==> flow/design.v <==
module router_reg (
  input 		clock,
  input 		resetn,
  input 		pkt_valid,
  input	[7:0]	data_in,
  input  		fifo_full,
  input 		rst_int_reg,
  input 		detect_add,
  input 		ld_state,
  input 		laf_state,
  input 		full_state,
  input 		lfd_state,
  output reg		parity_done,
  output reg		low_pkt_valid,
  output reg 		err,
  output reg [7:0]	dout
);
  reg [7:0] header_latch;
  reg [7:0] FIFO_Full_latch;
  reg [7:0] Internal_Parity_latch;
  reg [7:0] Packet_Parity_latch;
  always @ (posedge clock)
    begin
      if (!resetn || detect_add)
        begin
          parity_done 	<= 	1'b0;
        end
      else if ((ld_state && !fifo_full && !pkt_valid) || (laf_state && low_pkt_valid && !parity_done))   
        begin
          parity_done 	<= 	1'b1;
        end
    end
  always @ (posedge clock)
    begin
      if (!resetn || rst_int_reg)
        begin
          low_pkt_valid <= 1'b0;
        end
      else if (ld_state && !pkt_valid)
        begin
          low_pkt_valid <= 1'b1;
        end
    end
  always @ (posedge clock)
    begin
      if (!resetn)
        begin
          err <= 1'b0;
        end
      else if (parity_done && (Internal_Parity_latch != Packet_Parity_latch))
        err <= 1'b1;
      else
        err <= 1'b0;
    end
  always @ (posedge clock)
    begin
      if (!resetn)
        begin
          dout					<=	8'b0;
          header_latch 			<= 	8'b0;
          FIFO_Full_latch 		<=	8'b0;
          Internal_Parity_latch	<=	8'b0;
          Packet_Parity_latch	<=	8'b0;
        end
      else if (detect_add && pkt_valid)
        header_latch <=	data_in;
      else if (lfd_state)
        begin
          dout <=	header_latch;
        end
      else if (ld_state && !fifo_full)
        dout <= data_in;
      else if (ld_state && fifo_full)
        FIFO_Full_latch <= data_in;
      else 
        begin
          if (laf_state)
        	dout <= FIFO_Full_latch;
        end 
    end
  always @ (posedge clock)
    begin
      if (!resetn)
        begin
          Internal_Parity_latch	<=	8'b0;
          Packet_Parity_latch	<=	8'b0;
        end
      else if (lfd_state)
        Internal_Parity_latch	<=	Internal_Parity_latch ^ header_latch;
      else if (detect_add)
        Internal_Parity_latch <= 8'b0;
      else if(ld_state && pkt_valid && !full_state)
		Internal_Parity_latch <= Internal_Parity_latch ^ data_in;
      else if (!pkt_valid && ld_state)
		Packet_Parity_latch <= data_in;
    end
endmodule
# From RTL to reports: router_reg

What the tools print for router_reg, step after step.
Lines are those of the file above, counted from 1.
Operators carry their Yosys type and port widths (W data, S select, Z words).
Library cell names are shortened.
The mark - stands for no value.

Design top: router_reg
Clock: clock
Library: sky130hd
Timing corner: tt_025C_1v80

# Word-level counts

Counts by Yosys on the flattened word-level netlist (proc, flatten, opt, wreduce; memories kept). Register bits leave out memories and registers merged into their read ports (data or address). Print and check cells are left out. Cells with the same type and inputs are merged into one.

Shift operators: 0
Divide/modulo/power cells: 0
Add/sub/neg operators: 0
$mul: 0
Bitwise gates (word level): 3
Muxes and demuxes: 4
Equal/unequal tests: 1
$lt $le $gt $ge: 0
Reductions and logical operators: 17

Operators by type and width:

| operator             | number |
| $mux W8              | 4 |
| $logic_and A1 B1 Y1  | 7 |
| $logic_not A1 Y1     | 4 |
| $reduce_and A4 Y1    | 1 |
| $logic_or A1 B1 Y1   | 3 |
| $not A1 Y1           | 3 |
| $ne A3 B3 Y1 const B | 1 |
| $reduce_and A3 Y1    | 1 |
| $reduce_bool A3 Y1   | 1 |

Input port bits: 18
Bits in read-only memories: 0
Bits in writable memories: 0
Flip-flop bits (word level): 26
Memories: 0
Latch bits: 0
Word width x clocked read ports: 0
Elaborated cells: 30

# Logic depth

Depth = most cells in a row (Yosys ltp): at word level without a register or memory, in the mapped netlist without a sequential cell, where the memories' decode and read muxes count.

Word-level depth: 4
ABC_AREA: 0
Depth in mapped cells: 5
Mapped depth without buffers: 3

# Mapped cells and area

The flow's flattened synthesis, as Yosys stat reports it; memories are mapped. The netlist is that of the ABC_AREA named above (0 if unset); the other value can give another one.

Mapped area: 1321.3 sq um
Buffer cells: 14
Mapped cells: 149
Flip-flops: 26
Sequential part of the area: 520.5 sq um

Cells by type:

| type      | number |
| dfxtp_1   | 26 |
| a21boi_1  | 16 |
| nand2_1   | 25 |
| mux2i_1   | 8 |
| or4b_1    | 8 |
| o2111ai_1 | 8 |
| nand2b_1  | 8 |
| nand3_1   | 8 |
| o21ai_1   | 8 |
| or2_2     | 6 |
| buf_2     | 5 |
| o31ai_4   | 1 |
| clkbuf_1  | 5 |
| nor3b_1   | 2 |
| nor2b_4   | 1 |
| or2_1     | 2 |
| buf_6     | 1 |
| and2b_4   | 1 |

Not listed: further types 9, cells in them 10.

# Timing after synthesis

Path of least setup slack by OpenSTA after synthesis, without wires, with an ideal clock, recovery checks aside; 20% of the period is set as input and as output delay. Where synthesis merged equal registers, the netlist keeps one of their names.

Kind: input -> register
From: input port lfd_state
To: register dout[4]
Time at the first pin: 272 ps
Path delay: 1052 ps
External input delay: 272 ps
Period: 1360 ps
Slack: 36 ps
Data required time: 1222 ps
Setup time: 138 ps
Arrival: 1186 ps
Driving pins on the path: 5
Synthesis period reached: 1324 ps

"path delay" is the arrival time less input delay plus setup time.
"driving pins on the path": output pins that drive a net of the path, with the launching flip-flop's if there is one; two outputs of one cell count as two.
"synthesis period reached" is the clock period less the worst setup slack; recovery checks do not enter. This is arithmetic on one report: input and output delays are still those of the set period (20% each).
The rows between start and end are the longest chain of elaborated cells between them; the timing report does not say that the signal goes this way. Where chains are equally long, one stands for them.
A line is the first line of the expression or statement that the cell stems from. Yosys adds cells for indexed reads and writes and turns some case tables into memories.
A register here has more assigning lines than the two given.

Cell sequence: buf_2 clkbuf_2 or4b_1 o2111ai_1 mux2i_1
Length of the longest elaborated chain: 2
Elaborated cells on any way between the ends: 4
Source lines of those cells: 1

RTL lines, path post-synthesis:

| what              | line | RTL |
| from (decl)       | 12   | `input lfd_state,` |
| $ne A3 B3 Y1      | -    |  |
| $reduce_and A3 Y1 | -    |  |
| to (assign)       | 69   | `dout <= header_latch;` |
| to (assign)       | 72   | `dout <= data_in;` |
| to (decl)         | 16   | `output reg [7:0] dout` |

# Timing after layout

Path of least setup slack in the final report of run A (OpenROAD, finished layout, wires in). Where an end is a register, its clock arrival counts in the times.
The report prints the path's times to 10 ps; the period is as set.

Kind: input -> register
From: input port lfd_state
To: register dout[6]
Data required time: 940 ps
Time at the first pin: 160 ps
Driving pins on the path: 5
Slack: -150 ps
External input delay: 160 ps
Period: 783 ps
Setup time: 110 ps
Arrival: 1090 ps

The rows between start and end are the longest chain of elaborated cells between them; the timing report does not say that the signal goes this way. Where chains are equally long, one stands for them.
A register here has more assigning lines than the two given.

Cell sequence: buf_12 buf_12 or4b_4 o2111ai_2 mux2i_1
Length of the longest elaborated chain: 2
Elaborated cells on any way between the ends: 4
Source lines of those cells: 1

RTL lines, path after layout:

| what              | line | RTL |
| from (decl)       | 12   | `input lfd_state,` |
| $ne A3 B3 Y1      | -    |  |
| $reduce_and A3 Y1 | -    |  |
| to (assign)       | 69   | `dout <= header_latch;` |
| to (assign)       | 72   | `dout <= data_in;` |
| to (decl)         | 16   | `output reg [7:0] dout` |

Measured results for router_reg: 2 stored runs of the Yosys and OpenROAD flow on sky130hd. The settings differ; the order carries no meaning. The constraints put input and output delay at 20% of the set period each and load the outputs with 0.01 pF.
"clock period achieved" = clock period - worst setup slack. The figure is calculated, with input and output delays left at 20% of the set period.
A setting shown as n/a is not set for that run.
Among the results, n/a means that no value is shown for the run.

| setting or result                         | run A  | run B |
| period_ns                                 | 0.783  | 1.2   |
| CORE_UTILIZATION                          | 26     | 55    |
| SETUP_SLACK_MARGIN                        | 0.1    | 0.13  |
| PLACE_DENSITY                             | 0.9    | 0.76  |
| CORE_ASPECT_RATIO                         | 1.13   | n/a   |
| CELL_PAD_IN_SITES_GLOBAL_PLACEMENT        | 2      | n/a   |
| GPL_TIMING_DRIVEN                         | 1      | n/a   |
| CAP_MARGIN                                | 40     | 20    |
| SLEW_MARGIN                               | 20     | 20    |
| MIN_ROUTING_LAYER                         | met1   | n/a   |
| CORE_MARGIN                               | 2      | 8     |
| CELL_PAD_IN_SITES_DETAIL_PLACEMENT        | n/a    | 2     |
| GPL_ROUTABILITY_DRIVEN                    | n/a    | 0     |
| die area (sq um)                          | 5669.2 | n/a   |
| standard-cell area after routing (sq um)  | 2228.4 | n/a   |
| worst setup slack after layout (ps)       | -152   | n/a   |
| worst hold slack in the final report (ps) | 127    | n/a   |
| synthesized cell area (sq um)             | 1321.3 | n/a   |
| clock period achieved (ps)                | 935    | n/a   |

Run B: no results, placement failed with DPL-0033
